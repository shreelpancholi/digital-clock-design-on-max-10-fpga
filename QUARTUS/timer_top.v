==> flow/design.v <==
module bin2bcd(
   input clk,              
   input rst_n,            
   input [7:0] i_bin,      
   output reg [7:0] o_bcd  
);
  reg [7:0] scratch_space;  
  reg [3:0] i;              
  reg [7:0] bin_ff;         
  always @(posedge clk) begin 
    if(!rst_n) begin
      bin_ff <= 0;  
    end else begin
      bin_ff <= i_bin[6:0];  
    end 
  end 
  always @(*) begin 
    scratch_space = 0;  
    for (i=0; i<4'd7; i=i+1'b1) begin  
      scratch_space = {scratch_space[6:0], bin_ff[6-i]};  
      if(i < 4'd6 && scratch_space[3:0] > 4'd4) begin 
        scratch_space[3:0] = scratch_space[3:0] + 4'd3; 
      end 
      if(i < 4'd6 && scratch_space[7:4] > 4'd4) begin 
        scratch_space[7:4] = scratch_space[7:4] + 4'd3; 
      end 
    end
  end 
  always @(posedge clk) begin
    if (!rst_n) begin
      o_bcd <= 0;
    end else begin
      o_bcd <= scratch_space;  
    end   
  end 
endmodule
module hex_7seg_decoder
   #(parameter COMMON_ANODE_CATHODE = 0)  
   ( 
    input [3:0]in,    
    output  o_a,      
    output  o_b,
    output  o_c,
    output  o_d, 
    output  o_e,
    output  o_f,
    output  o_g
   );
   reg a,b,c,d,e,f,g;
   always @(*) begin
      case (in)
        4'd0 : {a,b,c,d,e,f,g} = 7'b1111110;  
        4'd1 : {a,b,c,d,e,f,g} = 7'b0110000;  
        4'd2 : {a,b,c,d,e,f,g} = 7'b1101101;  
        4'd3 : {a,b,c,d,e,f,g} = 7'b1111001;  
        4'd4 : {a,b,c,d,e,f,g} = 7'b0110011;  
        4'd5 : {a,b,c,d,e,f,g} = 7'b1011011;  
        4'd6 : {a,b,c,d,e,f,g} = 7'b1011111;  
        4'd7 : {a,b,c,d,e,f,g} = 7'b1110000;  
        4'd8 : {a,b,c,d,e,f,g} = 7'b1111111;  
        4'd9 : {a,b,c,d,e,f,g} = 7'b1111011;  
        4'd10 : {a,b,c,d,e,f,g} = 7'b1110111;  
        4'd11 : {a,b,c,d,e,f,g} = 7'b0011111;  
        4'd12 : {a,b,c,d,e,f,g} = 7'b1001110;  
        4'd13 : {a,b,c,d,e,f,g} = 7'b0111101;  
        4'd14 : {a,b,c,d,e,f,g} = 7'b1001111;  
        4'd15 : {a,b,c,d,e,f,g} = 7'b1000111;  
        default : {a,b,c,d,e,f,g} = 7'b1111110;  
      endcase 
   end
   assign {o_a,o_b,o_c,o_d,o_e,o_f,o_g} = COMMON_ANODE_CATHODE ? {a,b,c,d,e,f,g} : ~{a,b,c,d,e,f,g};
endmodule
module timer
   #(parameter CLOCK_FREQ = 32'd50_000_000)   
   (
    input clk,  
    input rst_n,  
    input start_stop,  
    input select_seconds,  
    input select_minutes,  
    input select_hours,  
    input increment,  
    input save,  
    output reg [5:0] o_seconds,  
    output reg [5:0] o_minutes,  
    output reg [6:0] o_hours  
   );
   localparam ONE_SECOND = CLOCK_FREQ - 1;   
   reg [5:0] seconds_cnt, seconds_temp;    
   reg [5:0] minutes_cnt, minutes_temp;     
   reg [6:0] hours_cnt, hours_temp;          
   reg [31:0] counter_1sec;               
   reg increment_prev, save_prev;     
   reg select_seconds_prev, select_minutes_prev, select_hours_prev; 
   wire increment_edge, save_edge;    
   wire select_seconds_edge, select_minutes_edge, select_hours_edge;   
   always @(posedge clk or negedge rst_n) begin  
      if (!rst_n) begin
         increment_prev <= 0;
         save_prev <= 0;
         select_seconds_prev <= 0;
         select_minutes_prev <= 0;
         select_hours_prev <= 0;
      end else begin  
         increment_prev <= increment;
         save_prev <= save;
         select_seconds_prev <= select_seconds;
         select_minutes_prev <= select_minutes;
         select_hours_prev <= select_hours;
      end
   end
   assign increment_edge = increment & ~increment_prev;
   assign save_edge = save & ~save_prev;
   assign select_seconds_edge = select_seconds & ~select_seconds_prev;
   assign select_minutes_edge = select_minutes & ~select_minutes_prev;
   assign select_hours_edge = select_hours & ~select_hours_prev;
   always @(posedge clk or negedge rst_n) begin 
      if (!rst_n) begin
         counter_1sec <= 0;
         seconds_cnt <= 0;
         minutes_cnt <= 0;
         hours_cnt <= 0;
         seconds_temp <= 0;
         minutes_temp <= 0;
         hours_temp <= 0;
      end else if (!select_seconds && !select_minutes && !select_hours && start_stop) begin  
         if (counter_1sec == ONE_SECOND) begin
            counter_1sec <= 0;
            if (seconds_cnt == 6'd59) begin
               seconds_cnt <= 0;
               if (minutes_cnt == 6'd59) begin
                  minutes_cnt <= 0;
                  if (hours_cnt == 7'd23) begin
                     hours_cnt <= 0;
                  end else begin
                     hours_cnt <= hours_cnt + 1'b1;
                  end
               end else begin
                  minutes_cnt <= minutes_cnt + 1'b1;
               end
            end else begin
               seconds_cnt <= seconds_cnt + 1'b1;
            end
         end else begin
            counter_1sec <= counter_1sec + 1'b1;
         end
      end else begin  
         if (select_seconds_edge) seconds_temp <= seconds_cnt;  
         if (select_minutes_edge) minutes_temp <= minutes_cnt;
         if (select_hours_edge) hours_temp <= hours_cnt;
         if (select_seconds) begin
            if (increment_edge) begin
               if (seconds_temp == 6'd59) seconds_temp <= 0;
               else seconds_temp <= seconds_temp + 1'b1;
            end
            if (save_edge) seconds_cnt <= seconds_temp;
         end
         if (select_minutes) begin
            if (increment_edge) begin
               if (minutes_temp == 6'd59) minutes_temp <= 0;
               else minutes_temp <= minutes_temp + 1'b1;
            end
            if (save_edge) minutes_cnt <= minutes_temp;
         end
         if (select_hours) begin
            if (increment_edge) begin
               if (hours_temp == 7'd23) hours_temp <= 0;
               else hours_temp <= hours_temp + 1'b1;
            end
            if (save_edge) hours_cnt <= hours_temp;  
         end
      end
   end
   always @(posedge clk) begin  
      o_seconds <= select_seconds ? seconds_temp : seconds_cnt;  
      o_minutes <= select_minutes ? minutes_temp : minutes_cnt;
      o_hours <= select_hours ? hours_temp : hours_cnt;
   end
endmodule
module timer_top
   #(parameter CLOCK_FREQ = 32'd50_000_000)   
   (
    input clk,               
    input rst_n,             
	 input start_stop,
	 input select_seconds,
	 input select_minutes,
	 input select_hours,
	 input increment,
	 inout save,
    output [6:0] o_HEX0,     
    output [6:0] o_HEX1,     
    output [6:0] o_HEX2,     
    output [6:0] o_HEX3,     
    output [6:0] o_HEX4,
    output [6:0] o_HEX5
   );
   wire [5:0] o_seconds;
   wire [5:0] o_minutes;
   wire [6:0] o_hours;
   wire [7:0] seconds_bcd;   
   wire [7:0] minutes_bcd;   
   wire [7:0] hours_bcd;     
   timer #(.CLOCK_FREQ(CLOCK_FREQ))
      TMR0
   (
      .clk(clk),
      .rst_n(rst_n),
		.start_stop(start_stop),
		.select_seconds(select_seconds),
		.select_minutes(select_minutes),
		.select_hours(select_hours),
		.increment(increment),
		.save(save),
      .o_seconds(o_seconds),
      .o_minutes(o_minutes),
      .o_hours(o_hours)
   );
   bin2bcd
      B2D_SEC
   (
      .clk(clk),
      .rst_n(rst_n),
      .i_bin({2'b0, o_seconds}),   
      .o_bcd(seconds_bcd)
   );
   bin2bcd
      B2D_MIN
   (
      .clk(clk),
      .rst_n(rst_n),
      .i_bin({2'b0,o_minutes}),    
      .o_bcd(minutes_bcd)
   );
   bin2bcd
      B2D_HOUR
   (
      .clk(clk),
      .rst_n(rst_n),
      .i_bin({1'b0, o_hours}),     
      .o_bcd(hours_bcd)
   );
   hex_7seg_decoder
   #(.COMMON_ANODE_CATHODE(0))    
      SEC0
   (
      .in(seconds_bcd[3:0]),       
      .o_a(o_HEX0[0]),
      .o_b(o_HEX0[1]),
      .o_c(o_HEX0[2]),
      .o_d(o_HEX0[3]),
      .o_e(o_HEX0[4]),
      .o_f(o_HEX0[5]),
      .o_g(o_HEX0[6])
   );
   hex_7seg_decoder
   #(.COMMON_ANODE_CATHODE(0))
      SEC1
   (
      .in(seconds_bcd[7:4]),       
      .o_a(o_HEX1[0]),
      .o_b(o_HEX1[1]),
      .o_c(o_HEX1[2]),
      .o_d(o_HEX1[3]),
      .o_e(o_HEX1[4]),
      .o_f(o_HEX1[5]),
      .o_g(o_HEX1[6])
   );
   hex_7seg_decoder
   #(.COMMON_ANODE_CATHODE(0))
      MIN0
   (
      .in(minutes_bcd[3:0]),       
      .o_a(o_HEX2[0]),
      .o_b(o_HEX2[1]),
      .o_c(o_HEX2[2]),
      .o_d(o_HEX2[3]),
      .o_e(o_HEX2[4]),
      .o_f(o_HEX2[5]),
      .o_g(o_HEX2[6])
   );
   hex_7seg_decoder
   #(.COMMON_ANODE_CATHODE(0))
      MIN1
   (
      .in(minutes_bcd[7:4]),       
      .o_a(o_HEX3[0]),
      .o_b(o_HEX3[1]),
      .o_c(o_HEX3[2]),
      .o_d(o_HEX3[3]),
      .o_e(o_HEX3[4]),
      .o_f(o_HEX3[5]),
      .o_g(o_HEX3[6])
   );
   hex_7seg_decoder
   #(.COMMON_ANODE_CATHODE(0))
      HOUR0
   (
      .in(hours_bcd[3:0]),         
      .o_a(o_HEX4[0]),
      .o_b(o_HEX4[1]),
      .o_c(o_HEX4[2]),
      .o_d(o_HEX4[3]),
      .o_e(o_HEX4[4]),
      .o_f(o_HEX4[5]),
      .o_g(o_HEX4[6])
   );
   hex_7seg_decoder
   #(.COMMON_ANODE_CATHODE(0))
      HOUR1
   (
      .in(hours_bcd[7:4]),         
      .o_a(o_HEX5[0]),
      .o_b(o_HEX5[1]),
      .o_c(o_HEX5[2]),
      .o_d(o_HEX5[3]),
      .o_e(o_HEX5[4]),
      .o_f(o_HEX5[5]),
      .o_g(o_HEX5[6])
   );
endmodule
# Tool chain data of timer_top
# What the tools print for timer_top, step after step.
# Lines are those of the file above, counted from 1.
# Operators carry their Yosys type and port widths (W data, S select, Z words).
# Library cell names are shortened.
# The mark n/a stands for no value.
# inputs
design	timer_top
clock	clk
library	sky130hd
lib_corner	tt_025C_1v80

# Word-level counts
# Yosys after proc, flatten, opt, wreduce and memory -nomap, before mapping. Print and check cells are not counted.
# Memory sizes are those after Yosys's memory passes, which may raise the word count (mostly to a power of two), join words into wider ones and drop unused or constant bits.
# classes
addsub	36
compare	29
n_eq	10
n_mux	69
bitwise	16
reduce_logical	13
# ops
cell	count
$mux W6	21
$gt A4 B3 Y1 const B	23
$mux W7	12
$mux W4	20
$add A4 B2 Y4 const B	13
$mux W3	15
$not A7 Y7	6
$add A32 B1 Y32 const B	1
$eq A32 B26 Y1 const B	1
$mux W32	1
$add A3 B2 Y3 const B	10
$add A6 B1 Y6 const B	4
$eq A6 B6 Y1 const B	4
$add A7 B1 Y7 const B	2
$eq A7 B5 Y1 const B	2
$add A1 B2 Y3 const B	4
$gt A1 B3 Y1 const B	4
$reduce_bool A2 Y1	4
$add A1 B2 Y3 const AB	2
$gt A1 B3 Y1 const AB	2
$ne A2 B2 Y1 const B	3
$and A1 B1 Y1	5
$not A1 Y1	5
$reduce_and A5 Y1	1
$reduce_and A4 Y1	1
$logic_and A1 B1 Y1	3
$logic_not A1 Y1	3
$reduce_and A3 Y1	1
# bits
regBits	113
rom_bits	672
clocked_rd_ports_x_width	42
memories	6
input_bits	7
output_inout_bits	43
wordCells	197
# mem_list
memory	size	width	read_ports	write_ports	line	rtl
(no name shown)	16	7	1	0	51	case (in)
(no name shown)	16	7	1	0	51
(no name shown)	16	7	1	0	51
(no name shown)	16	7	1	0	51
(no name shown)	16	7	1	0	51
(no name shown)	16	7	1	0	51

# Depth
# Depth = most cells in a row (Yosys ltp): at word level without a register or memory, in the mapped netlist without a sequential cell, where the memories' decode and read muxes count.
# logic_depth
word_depth	13
abc_area	0
mapped_depth	20
ltp_nobuf	19

# Mapped cells and area
# Yosys stat after the flow's synthesis: flattened, memories mapped to cells. It holds for the ABC_AREA given above (unset counts as 0); a run with the other value may have another netlist.
# Totals and module areas in this step are rounded.
# by_type
cell	count	area_total_um2
dfrtp_1	75	1876.8
dfxtp_1	80	1.6E+03
ha_1	68	850.816
o21ai_0	82	410.394
inv_1	98	367.853
buf_4	43	322.81
mux2_2	27	304.042
nand2_1	76	285.274
a21oi_1	51	255.245
nor2_1	66	247.738
mux2i_1	20	200.192
and2_1	29	181.424
xnor2_1	20	175.168
nand3_1	33	165.158
clkbuf_1	37	138.883
a31oi_1	20	125.12
and3_1	19	118.864
nand4_1	17	106.352
# Not listed: further types 54, cells in them 194.
# synth_totals
cells	1055
synth_area_um2	9300
sequential_area_um2	3500
ffs	155
n_buf	83
# By module: a second synthesis without flattening, with its own total; a netlist apart from the flattened one above.
# hier_totals
cells_unflattened	1016
area_unflattened_um2	9100
# Rows give one instance, submodules left out.
# by_module
module	n_inst	n_cells	mod_area_um2	seq_area_um2
timer (CLOCK_FREQ=50000000)	1	511	4800	2300
bin2bcd	3	106	920	300
hex_7seg_decoder (COMMON_ANODE_CATHODE=0)	6	31	250	0.0
timer_top	1	1	3.8	0.0

# Timing after synthesis
# OpenSTA on the mapped netlist: ideal clock, no wires. The path of least setup slack (recovery checks aside). Input and output delay are each 20% of the period. Register names are those of the netlist, which keeps one name where synthesis merged equal registers.
# synth_timing
path_type	register to register
startpoint	reg B2D_HOUR.bin_ff[4]
endpoint	reg (name not given)
clock_period_ns	5.56
setup_ns	0.121
launch_ns	0.000
t_arrival_ns	3.476
slack_ns	1.964
path_delay_ns	3.597
path_stages	18
n_path_buf	2
period_less_setup_slack_ns	3.596
# "path_delay_ns" = arrival - input delay + setup time.
# "path_stages" counts driving pins, that of a launching flip-flop among them; a cell with two outputs on the path counts twice.
# "period_less_setup_slack_ns" is the clock period less the worst setup slack; recovery checks do not enter. This is arithmetic on one report: input and output delays are still those of the set period (20% each).
# Between the ends stands the longest chain of elaborated cells between them, by number of cells; it is not shown to be the way that was timed. Of several equally long chains one is given.
# Each line given opens the expression or statement behind the cell; cells for indexed reads and writes are added by Yosys, which also makes memories of some case tables.
# synth_via
cell_sequence	dfxtp_1 -> inv_1 -> ha_1 -> inv_1 -> ha_1 -> buf_4 -> and2b_1 -> nor2_1 -> a21oi_1 -> or3b_1 -> clkbuf_1 -> nor3_1 -> o211ai_1 -> inv_1 -> ha_1 -> o21ai_0 -> a21boi_0 -> mux2_2
elab_chain_cells	9
cone_cells	13
cone_lines	2
cone_classes	4 x add/sub; 4 x compare; 5 x mux
# synth_lines
item	line	rtl
start, declared	9	reg [7:0] bin_ff;
start, assigned	12	bin_ff <= 0;
start, assigned	14	bin_ff <= i_bin[6:0];
$add A4 B2 Y4	22	scratch_space[3:0] = scratch_space[3:0] + 4'd3;
$mux W4	21	if(i < 4'd6 && scratch_space[3:0] > 4'd4) begin
$gt A4 B3 Y1	21
$mux W4	21
$gt A4 B3 Y1	21
$mux W4	21
$gt A4 B3 Y1	21
$mux W4	21
$mux W4	n/a

# module timer_top, platform sky130hd, 2 stored runs of the flow under differing settings, order arbitrary. Input and output delays are each 20% of the period that was set; the output load is 0.01 pF.
# Among the settings, . means not set for that run.
run	period_ns	CORE_UTILIZATION	SETUP_SLACK_MARGIN	PLACE_DENSITY_LB_ADDON	GPL_TIMING_DRIVEN	GPL_ROUTABILITY_DRIVEN	CTS_CLUSTER_DIAMETER	SLEW_MARGIN	MIN_ROUTING_LAYER	MAX_ROUTING_LAYER	CAP_MARGIN	CORE_MARGIN	CORE_ASPECT_RATIO	CELL_PAD_IN_SITES_DETAIL_PLACEMENT	ABC_AREA
run A	2.36	69	-0.08	0.22	0	1	350	5	met1	met5	20	2	.	.	.
run B	2.57	41	-0.1	.	.	0	.	20	.	met5	20	7	1.99	0	0
# Run A: not finished: routing ended with error RSZ-0074
# Run B: not finished: routing ended with error RSZ-0074
